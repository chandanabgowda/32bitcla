==> flow/design.v <==
`timescale 1ns / 1ps
module addeight(a,b, cin, sum,cout);
input [15:0] a,b;
input cin;
output [15:0] sum;
output cout;
wire c1,c2,c3;
addfour cla1 (.a(a[3:0]), .b(b[3:0]), .cin(cin), .sum(sum[3:0]), .cout(c1));
addfour cla2 (.a(a[7:4]), .b(b[7:4]), .cin(c1), .sum(sum[7:4]), .cout(c2));
addfour cla3(.a(a[11:8]), .b(b[11:8]), .cin(c2), .sum(sum[11:8]), .cout(c3));
addfour cla4(.a(a[15:12]), .b(b[15:12]), .cin(c3), .sum(sum[15:12]), .cout(cout));
endmodule
`timescale 1ns / 1ps
module addfour(a,b, cin, sum,cout);
input [3:0] a,b;
input cin;
output [3:0] sum;
output cout;
wire [3:0] p,g,c;
assign p=a^b;
assign g=a&b;
assign c[0]=cin;
assign c[1]= g[0]|(p[0]&c[0]);
assign c[2]= g[1] | (p[1]&g[0]) | p[1]&p[0]&c[0];
assign c[3]= g[2] | (p[2]&g[1]) | p[2]&p[1]&g[0] | p[2]&p[1]&p[0]&c[0];
assign cout= g[3] | (p[3]&g[2]) | p[3]&p[2]&g[1] | p[3]&p[2]&p[1]&g[0] | p[3]&p[2]&p[1]&p[0]&c[0];
assign sum=p^c;
endmodule
`timescale 1ns / 1ps
module addthirtytwobit(a,b, cin, sum,cout);
input [31:0] a,b;
input cin;
output [31:0] sum;
output cout;
wire C1;
addeight cla1 (.a(a[15:0]), .b(b[15:0]), .cin(cin), .sum(sum[15:0]), .cout(C1));
addeight cla2 (.a(a[31:16]), .b(b[31:16]), .cin(C1), .sum(sum[31:16]), .cout(cout));
endmodule
`timescale 1ns / 1ps
module pipesadder(input clk,
input rst,
input [31:0]a,
input [31:0]b,
input cin,
output reg[31:0]sum,
output reg cout
 );
 reg [31:0] a_r,b_r;
 reg c_in;
 wire [31:0] s_r;
 wire c_r;
 addthirtytwobit uut(.a(a_r), .b(b_r), .cin(c_in), .sum(s_r), .cout(c_r));
 always @ (posedge clk or posedge rst) begin
 if(rst)
 begin
 a_r<=32'b00000000000000000000000000000000;
 b_r<=32'b00000000000000000000000000000000;
 c_in<=1'b00000000000000000000000000000000;
 end
 else
 begin
 a_r<=a;
 b_r<=b;
 c_in<=cin;
 sum<=s_r;
 cout<=c_r;
 end
 end
endmodule
# Step by step through the tools: pipesadder
# What the tools print for pipesadder, step after step.
# Lines are those of the file above, counted from 1.
# Operators: Yosys type, input widths -> output width; for muxes data width and select width s.
# Library cell names are shortened.
# The mark -- stands for no value.
[design]
top = "pipesadder"
clock_port = "clk"
lib = "sky130hd"
lib_corner = "tt_025C_1v80"

# Word level
# Yosys after proc, flatten, opt, wreduce and memory -nomap, before mapping. Enables and synchronous resets that opt folds into registers are not counted as muxes. Memory bits, and registers merged into a memory's read port (data or address), are not among the register bits. Print and check cells are not counted. Equal cells are merged and count once.
[op_classes]
logic = 232
[ops]
columns = ["op", "n"]
rows = [
  ["$and 1x1->1", 128],
  ["$or 1x1->1", 80],
  ["$xor 4x4->4", 16],
  ["$and 4x4->4", 8],
]
[word_totals]
elab_cells = 237
input_bits = 67
regBits = 98
output_inout_bits = 33

# Longest topological paths
# Depth = most cells in a row (Yosys ltp): at word level without a register or memory, in the mapped netlist without a sequential cell, where the memories' decode and read muxes count.
[logic_depth]
ltp_word = 21
ABC_AREA = 0
depth_mapped = 9
ltp_nobuf = 9

# Mapped cells and area
# Yosys stat after the flow's synthesis: flattened, memories mapped to cells. It holds for the ABC_AREA given above (unset counts as 0); a run with the other value may have another netlist.
[by_type]
columns = ["cell", "n", "type_area_um2"]
rows = [
  ["dfrtp_1", 65, 1626.56],
  ["edfxtp_1", 33, 990.95],
  ["ha_1", 32, 400.384],
  ["fa_1", 8, 160.154],
  ["a21o_1", 14, 105.101],
  ["xor2_1", 12, 105.101],
  ["xnor2_1", 10, 87.584],
  ["a21oi_1", 17, 85.082],
  ["inv_1", 11, 41.29],
  ["nand2_1", 11, 41.29],
  ["nor2_1", 10, 37.536],
  ["nand3_1", 6, 30.029],
  ["nand4_1", 4, 25.024],
  ["o21ai_0", 5, 25.024],
  ["o21bai_1", 3, 22.522],
  ["a31oi_4", 1, 21.27],
  ["a31oi_1", 2, 12.512],
  ["nor2b_1", 2, 12.512],
]
# Other cell types: 18; their cells: 18.
[synth_totals]
flip_flops = 98
sequential_area_um2 = 2617.5
mapped_cells = 264
buffers = 0
synth_area_um2 = 3976.3
# By module: a second synthesis without flattening, with its own total; a netlist apart from the flattened one above.
[unflattened]
cells_unflattened = 235
area_unflattened_um2 = 3802.4
# Each row is one instance without its submodules.
[modules]
columns = ["module", "area_um2", "n_cells", "mod_seq_area_um2", "instances"]
rows = [
  ["pipesadder", 2621.3, 99, 2617.5, 1],
  ["addfour", 147.6, 17, 0.0, 8],
  ["addeight", 0.0, 0, 0.0, 2],
  ["addthirtytwobit", 0.0, 0, 0.0, 1],
]

# Path before layout
# OpenSTA on the mapped netlist: ideal clock, no wires. The path of least setup slack (recovery checks aside). Input and output delay are each 20% of the period. Register names are those of the netlist, which keeps one name where synthesis merged equal registers.
[synth_timing]
path_type = "in2reg"
startpoint = "input rst"
endpoint = "register cout"
setup_ns = 0.455
path_buffers = 0
delay_ns = 2.433
setup_slack_ns = 1.439
t_first_pin_ns = 0.968
t_required_ns = 4.385
arrival_time_ns = 2.946
stages = 1
input_delay_ns = 0.968
period_ns = 4.84
synth_period_reached_ns = 3.401
# "delay_ns" is the arrival time less input delay plus setup time.
# "stages" counts driving pins, that of a launching flip-flop among them; a cell with two outputs on the path counts twice.
# "synth_period_reached_ns" is the clock period less the worst setup slack; recovery checks do not enter. This is arithmetic on one report: input and output delays are still those of the set period (20% each).
[synth_via]
path_cell_list = "inv_1"
elab_chain_cells = 0
cells_between = 0
lines_between = 0
[synth_rtl]
columns = ["element", "line", "text"]
rows = [
  ["from (decl)", 41, "input rst,"],
  ["to (assign)", 66, "cout<=c_r;"],
  ["to (decl)", 46, "output reg cout"],
]

# Path in the finished layout
# From the final timing report of flow run 1: the path of least setup slack in the routed layout; clock arrival at registers is part of the times.
[layout_timing]
path_type = "reg2reg"
startpoint = "register a_r[10]"
endpoint = "register sum[24]"
arrival_time_ns = 3.06
t_first_pin_ns = 0.33
setup_slack_ns = 2.90
stages = 9
period_ns = 5.89
t_required_ns = 5.96
path_buffers = 0
setup_ns = 0.26
# The rows between start and end are the longest chain of elaborated cells between them; the timing report does not say that the signal goes this way. Where chains are equally long, one stands for them.
# A line is the first line of the expression or statement that the cell stems from. Yosys adds cells for indexed reads and writes and turns some case tables into memories.
[layout_via]
path_cell_list = "dfrtp_1 > ha_1 > nand4_1 > or4_1 > a21o_1 > a31oi_4 > a21boi_1 > inv_1 > fa_1"
elab_chain_cells = 13
cells_between = 20
lines_between = 4
classes_between = "logic (20)"
[layout_rtl]
columns = ["element", "line", "text"]
rows = [
  ["from (decl)", 48, "reg [31:0] a_r,b_r;"],
  ["from (assign)", 56, "a_r<=32'b00000000000000000000000000000000;"],
  ["from (assign)", 62, "a_r<=a;"],
  ["$and 4x4->4", 21, "assign g=a&b;"],
  ["$and 1x1->1", 26, "assign cout= g[3] | (p[3]&g[2]) | p[3]&p[2]&g[1] | p[3]&p[2]&p[1]&g[0] | p[3]&p[2]&p[1]&p[0]&c[0];"],
  ["$or 1x1->1 x4", 26, ""],
  ["$and 1x1->1", 26, ""],
  ["$or 1x1->1", 26, ""],
  ["$and 1x1->1", 26, ""],
  ["$or 1x1->1", 26, ""],
  ["$and 1x1->1", 26, ""],
  ["$or 1x1->1", 26, ""],
  ["$xor 4x4->4", 27, "assign sum=p^c;"],
  ["to (assign)", 65, "sum<=s_r;"],
  ["to (decl)", 45, "output reg[31:0]sum,"],
]

# Below are 2 stored runs of the flow (Yosys, OpenROAD; platform sky130hd) on pipesadder, each with its settings and what was measured, unordered. Constraints: input delay and output delay 20% of the set period each, output load 0.01 pF.
# "achievedPeriod_ns" is the run's clock period less its worst setup slack. It is reckoned from that one timing run; input and output delays stay at 20% of the period that was set.
# "worst_path_ns" is the time allowed to the run's worst setup path (the clock period less input and output delay, where it has them) less its slack. Clock arrival times count: a late capture clock shortens it, a late launch clock lengthens it.
# "final_power_w" rests on the timing tool's default activity at the inputs, not on a simulated workload.

[[run]]
name = "flow run 1"
[run.settings]
period_ns = 5.89
CORE_UTILIZATION = 21
SETUP_SLACK_MARGIN = 1.62
CORE_ASPECT_RATIO = 1.77
CELL_PAD_IN_SITES_GLOBAL_PLACEMENT = 2
CELL_PAD_IN_SITES_DETAIL_PLACEMENT = 0
GPL_ROUTABILITY_DRIVEN = 1
CTS_CLUSTER_SIZE = 27
CTS_CLUSTER_DIAMETER = 145
MAX_ROUTING_LAYER = "met5"
CAP_MARGIN = 20
CORE_MARGIN = 2
SLEW_MARGIN = 20
[run.results]
design.die.area_um2 = 20096.9
achievedPeriod_ns = 2.988
ys_area_um2 = 3976.3
ws_hold_ns = 0.634
final_power_w = 0.0017
worst_path_ns = 2.99
timing.worst_path_kind = "reg2reg"
layout_utilization_pct = 29.8
final_setup_tns_ns = 0.000
final_cell_area_um2 = 5601.6
final_setup_ws_ns = 2.902

[[run]]
name = "flow run 2"
[run.settings]
period_ns = 5.47
CORE_UTILIZATION = 47
PLACE_DENSITY_LB_ADDON = 0.3
CTS_CLUSTER_SIZE = 33
CTS_CLUSTER_DIAMETER = 215
CAP_MARGIN = 25
MIN_ROUTING_LAYER = "met2"
CORE_MARGIN = 2
SLEW_MARGIN = 20
[run.results]
design.die.area_um2 = 9212.2
achievedPeriod_ns = 2.866
ys_area_um2 = 3976.3
ws_hold_ns = 0.638
final_power_w = 0.001648
worst_path_ns = 2.87
timing.worst_path_kind = "reg2reg"
layout_utilization_pct = 64.9
final_setup_tns_ns = 0.000
final_cell_area_um2 = 5330.1
final_setup_ws_ns = 2.604
